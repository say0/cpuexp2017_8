==> flow/design.v <==
module receiver #(CLK_PER_HALF_BIT = 434)(
	input logic clk,
	input logic UART_RX,
	output logic valid_rec,
	(* keep = "true" *) output logic [7:0] data_rec=0
);
    localparam e_clk_bit = CLK_PER_HALF_BIT * 2 - 1;
    localparam e_clk_bit_half = CLK_PER_HALF_BIT;
    localparam s_idle = 0;
    localparam s_bit_ready = 1;
    localparam s_bit_0 = 2;
    localparam s_bit_1 = 3;
    localparam s_bit_2 = 4;
    localparam s_bit_3 = 5;
    localparam s_bit_4 = 6;
    localparam s_bit_5 = 7;
    localparam s_bit_6 = 8;
    localparam s_bit_7 = 9;
    localparam s_stop_bit = 10;
		logic ferr=0;
    logic next;
    logic half;
    logic rst;
    logic [31:0]  counter;
    reg [3:0] status = s_idle;
always @(posedge clk) begin
	if (rst) begin
		counter <= 0;
		next <= 0;
		half <= 0;
	end else begin
		if (counter == e_clk_bit_half) begin
			half <= 1;
			counter <= counter + 1;
		end else if (counter == e_clk_bit) begin
			counter <= 0;
			next <= 1;
		end else begin
			counter <= counter + 1;
			half <= 0;
			next <= 0;
		end
   end
end
always @(posedge clk) begin
	valid_rec <= 0;
	rst <= 0;
	if (status == s_idle && ~UART_RX) begin
		status <= s_bit_ready;
		rst <= 1;
	end else if (status == s_bit_ready && half) begin
		status <= s_bit_0;
		rst <= 1;
	end else if (next) begin
		if (status == s_stop_bit) begin
			valid_rec <= 1;
			status <= s_idle;
			rst <= 1;
			ferr <= UART_RX ? 0 : 1;
		end else if (status != s_idle)begin
			data_rec <= {UART_RX,data_rec[7:1]};
			status <= status + 1;
			rst <= 1;
		end
	end
end
endmodule
module test_rec(
  input wire clk,
  input wire UART_RX,
  output wire [7:0] data,
  output wire [7:0] LED,
  output wire valid
  );
wire [0:0] valid_rec;
assign valid =valid_rec;
wire [7:0] data_rec;
assign data = data_rec; 
assign LED = data;
receiver  #(.CLK_PER_HALF_BIT(434)) receiver (.clk(clk),.UART_RX(UART_RX),.valid_rec(valid_rec),.data_rec(data_rec));
endmodule
From RTL to reports: test_rec
The steps from the RTL of test_rec to its reports follow in flow order. Line numbers count from 1 in the design file above. Cell names lack the library's common part. A cell with n/a has no value.

Design top: test_rec. Clock: clk. Library: sky130hd. Timing corner: tt_025C_1v80.

Word-level counts
Yosys after proc, flatten, opt, wreduce and memory -nomap, before mapping. Memory bits, and registers merged into a memory's read port (data or address), are not among the register bits. Print and check cells are not counted. Equal cells are merged and count once.

Add/sub/neg operators: 2. For equality and inequality tests the number is 5. The figure for mux-type cells is 13. Under bitwise operators stands 5. The entry for reduce/logical cells reads 12.

Operators with widths (count): two-way mux 32 bit (2); adder 32 x 1 -> 32 bit with constant B (1); == test 32 x 10 -> 1 bit with constant B (1); == test 32 x 9 -> 1 bit with constant B (1); two-way mux 4 bit (2); two-way mux 1 bit (7); inverter 1 bit (5); AND reduction 5 bit (1); AND reduction 2 bit (2); nonzero test 2 bit (2); adder 4 x 1 -> 4 bit with constant B (1); == test 4 x 1 -> 1 bit with constant B (1); == test 4 bit with constant B (1); logical NOT 4 bit (1); nonzero test 4 bit (1); two-way mux 2 bit (2); nonzero test 3 bit (1); OR reduction 3 bit (1); logical AND 1 bit (2); != test 2 x 1 -> 1 bit with constant B (1); OR reduction 2 bit (1).

Register bits after elaboration: 48.

Depth
Longest topological path by Yosys (ltp), each cell counted once; first at word level (registers and memories cut), then after technology mapping (sequential cells cut; the memories' decode and read muxes count).

Word-level depth: 5. For ABC_AREA the number is 0. Mapped depth: 6. The figure for mapped depth without buffers is 5.

After synthesis
The flow's flattened synthesis, as Yosys stat reports it; memories are mapped. The netlist is that of the ABC_AREA named above (0 if unset); the other value can give another one.

Cell types: dfxtp_1 (count 40, total area 800.768 µm²); edfxtp_1 (count 8, total area 240.23 µm²); buf_4 (count 17, total area 127.622 µm²); a21oi_1 (count 24, total area 120.115 µm²); xnor2_1 (count 11, total area 96.342 µm²); nand4_1 (count 11, total area 68.816 µm²); nor2_1 (count 18, total area 67.565 µm²); nor4_1 (count 10, total area 62.56 µm²); o31ai_1 (count 8, total area 60.058 µm²); or4_1 (count 8, total area 60.058 µm²); o21ai_0 (count 11, total area 55.053 µm²); or3_1 (count 8, total area 50.048 µm²); nand2_1 (count 13, total area 48.797 µm²); nand3_1 (count 8, total area 40.038 µm²); nand4_2 (count 3, total area 37.536 µm²); bufbuf_16 (count 1, total area 32.531 µm²); inv_1 (count 8, total area 30.029 µm²); nor3_1 (count 6, total area 30.029 µm²).

Other cell types: 26; their cells: 45.

Under mapped cells stands 258. The entry for cell area after synthesis reads 0.0023623 mm². The figure for flip-flops is 48.

The figures by module come from a second, unflattened synthesis with its own total; it is not the netlist above.

The figure for cell total of the unflattened synthesis is 245. For area (unflattened synthesis) the number is 0.0022259 mm².

Each row is one instance without its submodules.

By module: receiver #(CLK_PER_HALF_BIT=434) (times used 1, cells 237, area 0.0021658 mm², sequential area 0.001041 mm²); test_rec (times used 1, cells 8, area 0.0000601 mm², sequential area 0 mm²).

Path before layout
Path of least setup slack by OpenSTA after synthesis, without wires, with an ideal clock, recovery checks aside; 20% of the period is set as input and as output delay. Where synthesis merged equal registers, the netlist keeps one of their names.

Kind: register to register. Start point: register receiver.counter[0]. End point: register receiver.counter[30]. The entry for period reads 3220 ps. For library setup time the number is 70 ps. The entry for data arrival time reads 1910 ps. The entry for path slack reads 1240 ps. Under delay of the path stands 1980 ps. Under driving pins on the path stands 6. The figure for path buffers is 0. Under synthesis period reached stands 1980 ps.

"delay of the path" = arrival - input delay + setup time. "driving pins on the path": output pins that drive a net of the path, with the launching flip-flop's if there is one; two outputs of one cell count as two. "synthesis period reached" is the clock period less the worst setup slack; recovery checks do not enter. This is arithmetic on one report: input and output delays are still those of the set period (20% each). The rows between start and end are the longest chain of elaborated cells between them; the timing report does not say that the signal goes this way. Where chains are equally long, one stands for them. Each line given opens the expression or statement behind the cell; cells for indexed reads and writes are added by Yosys, which also makes memories of some case tables. At most two assigning lines are given for a register; there are more.

Cell sequence: dfxtp_1 ha_1 nand3_2 or4_1 or4_1 a21oi_1. The figure for cells in the longest elaborated chain is 3.

Ends and longest elaborated chain, after synthesis: start: declaration (RTL line 24) `logic [31:0]  counter;`; start: assignment (RTL line 34) `counter <= counter + 1;`; start: assignment (RTL line 39) `counter <= counter + 1;`; adder 32 x 1 -> 32 bit (RTL line 39); two-way mux 32 bit (RTL line 35) `end else if (counter == e_clk_bit) begin`; two-way mux 32 bit (RTL line 32) `if (counter == e_clk_bit_half) begin`; end: assignment (RTL line 34); end: assignment (RTL line 39); end: declaration (RTL line 24).

## Implementation results

test_rec through Yosys and OpenROAD on sky130hd: 2 stored runs, unordered, with their settings. The constraints put input and output delay at 20% of the set period each and load the outputs with 0.01 pF.

Files of job 1:
==> flow/run.sh <==
#!/bin/bash
# the make line also repeats the synthesis and layout settings of config.mk as NAME=value (left out here)
make -C /OpenROAD-flow-scripts/flow DESIGN_CONFIG=/design/flow/config.mk WORK_HOME=/design/flow/orfs CLKGATE_MAP_FILE= finish
==> flow/config.mk <==
export PLATFORM = sky130hd
export DESIGN_NAME = test_rec
export DESIGN_NICKNAME = test_rec
export VERILOG_FILES = /design/flow/design.v
export SDC_FILE = /design/flow/constraint.sdc
export NUM_CORES = 4
export LEC_CHECK = 0
export CAP_MARGIN = 5
export CELL_PAD_IN_SITES_DETAIL_PLACEMENT = 2
export CORE_ASPECT_RATIO = 0.85
export CORE_MARGIN = 2
export CORE_UTILIZATION = 59
export CTS_CLUSTER_SIZE = 53
export GPL_ROUTABILITY_DRIVEN = 1
export HOLD_SLACK_MARGIN = 0.21
export MAX_ROUTING_LAYER = met4
export PLACE_DENSITY_LB_ADDON = 0.02
export SLEW_MARGIN = 20
==> flow/constraint.sdc <==
create_clock -name core_clock -period 4.2 [get_ports {clk}]
set_input_delay 0.8400 -clock core_clock [delete_from_list [all_inputs] [get_ports {clk}]]
set_output_delay 0.8400 -clock core_clock [all_outputs]
set_load 0.01 [all_outputs]

Outcome of job 1: not finished: placement ended with error DPL-0033.

Files of job 2:
==> flow/run.sh <==
#!/bin/bash
# the make line also repeats the synthesis and layout settings of config.mk as NAME=value (left out here)
make -C /OpenROAD-flow-scripts/flow DESIGN_CONFIG=/design/flow/config.mk WORK_HOME=/design/flow/orfs CLKGATE_MAP_FILE= finish
==> flow/config.mk <==
export PLATFORM = sky130hd
export DESIGN_NAME = test_rec
export DESIGN_NICKNAME = test_rec
export VERILOG_FILES = /design/flow/design.v
export SDC_FILE = /design/flow/constraint.sdc
export NUM_CORES = 4
export LEC_CHECK = 0
export CAP_MARGIN = 20
export CELL_PAD_IN_SITES_DETAIL_PLACEMENT = 2
export CORE_MARGIN = 5
export CORE_UTILIZATION = 68
export GPL_TIMING_DRIVEN = 0
export HOLD_SLACK_MARGIN = 0.16
export MAX_ROUTING_LAYER = met5
export SETUP_SLACK_MARGIN = -0.02
export SLEW_MARGIN = 30
export TNS_END_PERCENT = 85
==> flow/constraint.sdc <==
create_clock -name core_clock -period 3.14 [get_ports {clk}]
set_input_delay 0.6280 -clock core_clock [delete_from_list [all_inputs] [get_ports {clk}]]
set_output_delay 0.6280 -clock core_clock [all_outputs]
set_load 0.01 [all_outputs]

Outcome of job 2: not finished: placement ended with error DPL-0033.
